==> flow/design.v <==
`timescale 1ns / 1ps
module Am2909(
    input FE,        
    input PUP,       
    input RE,        
    input [3:0] D,   
    input [3:0] R,   
    input [1:0] S,   
    input OE,        
    input CP,        
    input [3:0] OR,  
    input ZERO,      
    input C,         
    output [3:0] Y   
    );
    reg [3:0] address_register;
    reg [3:0] microprogram_counter;
    reg [1:0] stack_pointer;
    reg [3:0] stack [0:3];
    wire [3:0] incremented;
    wire [3:0] before_output;
    initial begin
        stack_pointer <= 2'b11;
    end
    always @ (posedge CP) begin
        microprogram_counter <= incremented;
    end
    always @ (posedge CP) begin
        if (RE == 1'b0) begin
            address_register <= R;
        end
    end
    always @ (posedge CP) begin
        if (FE == 1'b0) begin
            if (PUP == 1'b1) begin
                stack_pointer = stack_pointer + 1;
                stack[stack_pointer] = microprogram_counter;
            end
            else begin
                stack_pointer = stack_pointer - 1;
            end
        end
    end
    assign before_output = (S == 2'b00) ? microprogram_counter : ((S == 2'b01) ? address_register : ((S == 2'b10) ? stack[stack_pointer] : ((S == 2'b11) ? D : 4'b0000)));
    assign incremented = Y + C;
    assign Y = (OE == 1'b0) ? ((ZERO == 1'b0) ? 4'b0000 : before_output | OR) : 4'bzzzz;
endmodule
# [Reports on Am2909]
# Tool output for the design above, in the order of the flow.
# Line numbers count from 1 in the design file above.
# Operators: Yosys type, input widths -> output width; for muxes data width and select width s.
# Library cell names are shortened.
# The mark - stands for no value.
[inputs] design="Am2909" clock="CP" cell_library="sky130hd" corner="tt_025C_1v80"

# [Word-level counts]
# Counts by Yosys on the flattened word-level netlist (proc, flatten, opt, wreduce; memories kept). Register bits leave out memories and registers merged into their read ports (data or address); mux counts leave out enables and synchronous resets folded into registers. Print and check cells are left out. Cells with the same type and inputs are merged into one.
# Memory sizes are those after Yosys's memory passes, which may raise the word count (mostly to a power of two), join words into wider ones and drop unused or constant bits.
[word_totals] ram_bits=16 register_bits=10 word_cells=25 mem_count=1 output_inout_bits=4 in_bits=21
[op_classes] reduce_and_logical=1 n_eq=3 addsub=3 mux=13 logic=1
[mem_list] name="stack" size=4 width=4 read_ports=1 write_ports=1 line_no=19 rtl="reg [3:0] stack [0:3];"
[op_table] operator="$mux 4" count=8
[op_table] operator="$mux 2" count=3
[op_table] operator="$eq 2x2->1 const B" count=2
[op_table] operator="$add 4x1->4" count=1
[op_table] operator="$or 4x4->4" count=1
[op_table] operator="$add 2x1->2 const B" count=1
[op_table] operator="$sub 2x1->2 const B" count=1
[op_table] operator="$eq 2x1->1 const B" count=1
[op_table] operator="$logic_not 2->1" count=1
[op_table] operator="$mux 1" count=2

# [Logic depth]
# Depth = most cells in a row (Yosys ltp): at word level without a register or memory, in the mapped netlist without a sequential cell, where the memories' decode and read muxes count.
[depth] word_depth=9 abc_area=0 mapped_depth=7 depth_no_buf=6

# [Synthesis result]
# Yosys stat after the flow's synthesis: flattened, memories mapped to cells. It holds for the ABC_AREA given above (unset counts as 0); a run with the other value may have another netlist.
# The area totals of this step are shown rounded.
[by_type] type="edfxtp_1" count=22 type_area_um2=660.634
[by_type] type="dfxtp_1" count=4 type_area_um2=80.077
[by_type] type="mux4_1" count=3 type_area_um2=78.826
[by_type] type="ha_1" count=6 type_area_um2=75.072
[by_type] type="mux2_2" count=3 type_area_um2=33.782
[by_type] type="inv_1" count=7 type_area_um2=26.275
[by_type] type="and2_1" count=4 type_area_um2=25.024
[by_type] type="mux4_2" count=1 type_area_um2=22.522
[by_type] type="mux2i_1" count=2 type_area_um2=20.019
[by_type] type="a221oi_1" count=2 type_area_um2=17.517
[by_type] type="a2111oi_2" count=1 type_area_um2=15.014
[by_type] type="nor2b_1" count=2 type_area_um2=12.512
[by_type] type="o31ai_2" count=1 type_area_um2=12.512
[by_type] type="buf_6" count=1 type_area_um2=11.261
[by_type] type="nand2_1" count=3 type_area_um2=11.261
[by_type] type="a21oi_1" count=2 type_area_um2=10.01
[by_type] type="a21oi_2" count=1 type_area_um2=8.758
[by_type] type="a31o_1" count=1 type_area_um2=8.758
# Other cell types: 9; their cells: 10.
[mapped] cell_count=76 buf_cells=2 flip_flops=26 seq_area_um2=740 synth_area_um2=1200

# [Worst setup path after synthesis]
# OpenSTA on the mapped netlist: ideal clock, no wires. The path of least setup slack (recovery checks aside). Input and output delay are each 20% of the period. Register names are those of the netlist, which keeps one name where synthesis merged equal registers.
[synth_path] kind="flip-flop to output port" start="register stack_pointer[0]" end="output port Y[1]" t_arrival_ns=1.662 path_stages=6 setup_slack_ns=0.354 required_time_ns=2.016 path_buffers=1 launch_ns=0.000 out_delay_ns=0.504 period_ns=2.52 path_delay_ns=1.662 synth_period_reached_ns=2.166
# "path_delay_ns" is the arrival time less input delay plus setup time.
# At an output port there is no setup time.
# "path_stages" counts driving pins, that of a launching flip-flop among them; a cell with two outputs on the path counts twice.
# "synth_period_reached_ns" is the clock period less the worst setup slack; recovery checks do not enter. This is arithmetic on one report: input and output delays are still those of the set period (20% each).
# The rows between start and end are the longest chain of elaborated cells between them; the timing report does not say that the signal goes this way. Where chains are equally long, one stands for them.
# A line is the first line of the expression or statement that the cell stems from. Yosys adds cells for indexed reads and writes and turns some case tables into memories.
# A memory read counts as a cell of the chain, while the word-level depth stops at memories.
[synth_between] cell_sequence="edfxtp_1 -> buf_6 -> mux4_2 -> a2111oi_2 -> a31oi_1 -> and2_2" elab_chain_len=7 cone_cells=7 lines_between=3 cone_classes="5 x mux; 1 x logic; 1 x memory"
[synth_lines] element="from (decl)" line_no=18 rtl="reg [1:0] stack_pointer;"
[synth_lines] element="from (assign)" line_no=36 rtl="stack_pointer = stack_pointer + 1;"
[synth_lines] element="from (assign)" line_no=40 rtl="stack_pointer = stack_pointer - 1;"
[synth_lines] element="$mem_v2 4x4" line_no=19 rtl="reg [3:0] stack [0:3];"
[synth_lines] element="$mux 4 x3" line_no=44 rtl="assign before_output = (S == 2'b00) ? microprogram_counter : ((S == 2'b01) ? address_register : ((S == 2'b10) ..."
[synth_lines] element="$or 4x4->4" line_no=46 rtl="assign Y = (OE == 1'b0) ? ((ZERO == 1'b0) ? 4'b0000 : before_output | OR) : 4'bzzzz;"
[synth_lines] element="$mux 4 x2" line_no=46
[synth_lines] element="to (decl)" line_no=14 rtl="output [3:0] Y"

# [Timing after layout]
# From the final timing report of job 2: the path of least setup slack in the routed layout; clock arrival at registers is part of the times.
[layout_path] kind="flip-flop to output port" start="register stack_pointer[0]" end="output port Y[1]" path_buffers=2 t_arrival_ns=2.04 period_ns=2.31 out_delay_ns=0.46 required_time_ns=1.85 launch_ns=0.31 path_stages=7 setup_slack_ns=-0.19
# The rows between start and end are the longest chain of elaborated cells between them; the timing report does not say that the signal goes this way. Where chains are equally long, one stands for them.
# A memory read counts as a cell of the chain, while the word-level depth stops at memories.
[layout_between] cell_sequence="edfxtp_1 -> buf_6 -> mux4_2 -> a2111oi_4 -> a31oi_2 -> and2_4 -> buf_6" elab_chain_len=7 cone_cells=7 lines_between=3 cone_classes="5 x mux; 1 x logic; 1 x memory"
[layout_lines] element="from (decl)" line_no=18 rtl="reg [1:0] stack_pointer;"
[layout_lines] element="from (assign)" line_no=36 rtl="stack_pointer = stack_pointer + 1;"
[layout_lines] element="from (assign)" line_no=40 rtl="stack_pointer = stack_pointer - 1;"
[layout_lines] element="$mem_v2 4x4" line_no=19 rtl="reg [3:0] stack [0:3];"
[layout_lines] element="$mux 4 x3" line_no=44 rtl="assign before_output = (S == 2'b00) ? microprogram_counter : ((S == 2'b01) ? address_register : ((S == 2'b10) ..."
[layout_lines] element="$or 4x4->4" line_no=46 rtl="assign Y = (OE == 1'b0) ? ((ZERO == 1'b0) ? 4'b0000 : before_output | OR) : 4'bzzzz;"
[layout_lines] element="$mux 4 x2" line_no=46
[layout_lines] element="to (decl)" line_no=14 rtl="output [3:0] Y"

## Implementation results

Module Am2909, platform sky130hd: 2 stored runs of the flow (Yosys, OpenROAD) with differing settings, in no particular order. Input and output delays are each 20% of the period that was set; the output load is 0.01 pF.
"achieved clock period" is the run's clock period less its worst setup slack. It is reckoned from that one timing run; input and output delays stay at 20% of the period that was set.
The results are shown rounded.
[job 1] settings: period_ns=1.61, CORE_UTILIZATION=65, SETUP_SLACK_MARGIN=0.2, PLACE_DENSITY_LB_ADDON=0.11, HOLD_SLACK_MARGIN=0.28, CELL_PAD_IN_SITES_GLOBAL_PLACEMENT=3, ABC_AREA=0, CAP_MARGIN=0, CORE_MARGIN=2, SLEW_MARGIN=20
[job 1] result: did not finish, placement stopped with FLW-0024
[job 2] settings: period_ns=2.31, CORE_UTILIZATION=47, PLACE_DENSITY_LB_ADDON=0.12, HOLD_SLACK_MARGIN=-0.01, CORE_MARGIN=9, TNS_END_PERCENT=25, GPL_TIMING_DRIVEN=0, CTS_CLUSTER_DIAMETER=381, CAP_MARGIN=10, SLEW_MARGIN=15
[job 2] result: chip area after synthesis (Yosys) 1200 um2, die area 4700 um2, standard-cell area of the final layout 1600 um2, utilization 0.69, worst setup slack after layout -0.19 ns, total negative slack -0.49 ns, worst hold slack 0.53 ns, achieved clock period 2.504 ns
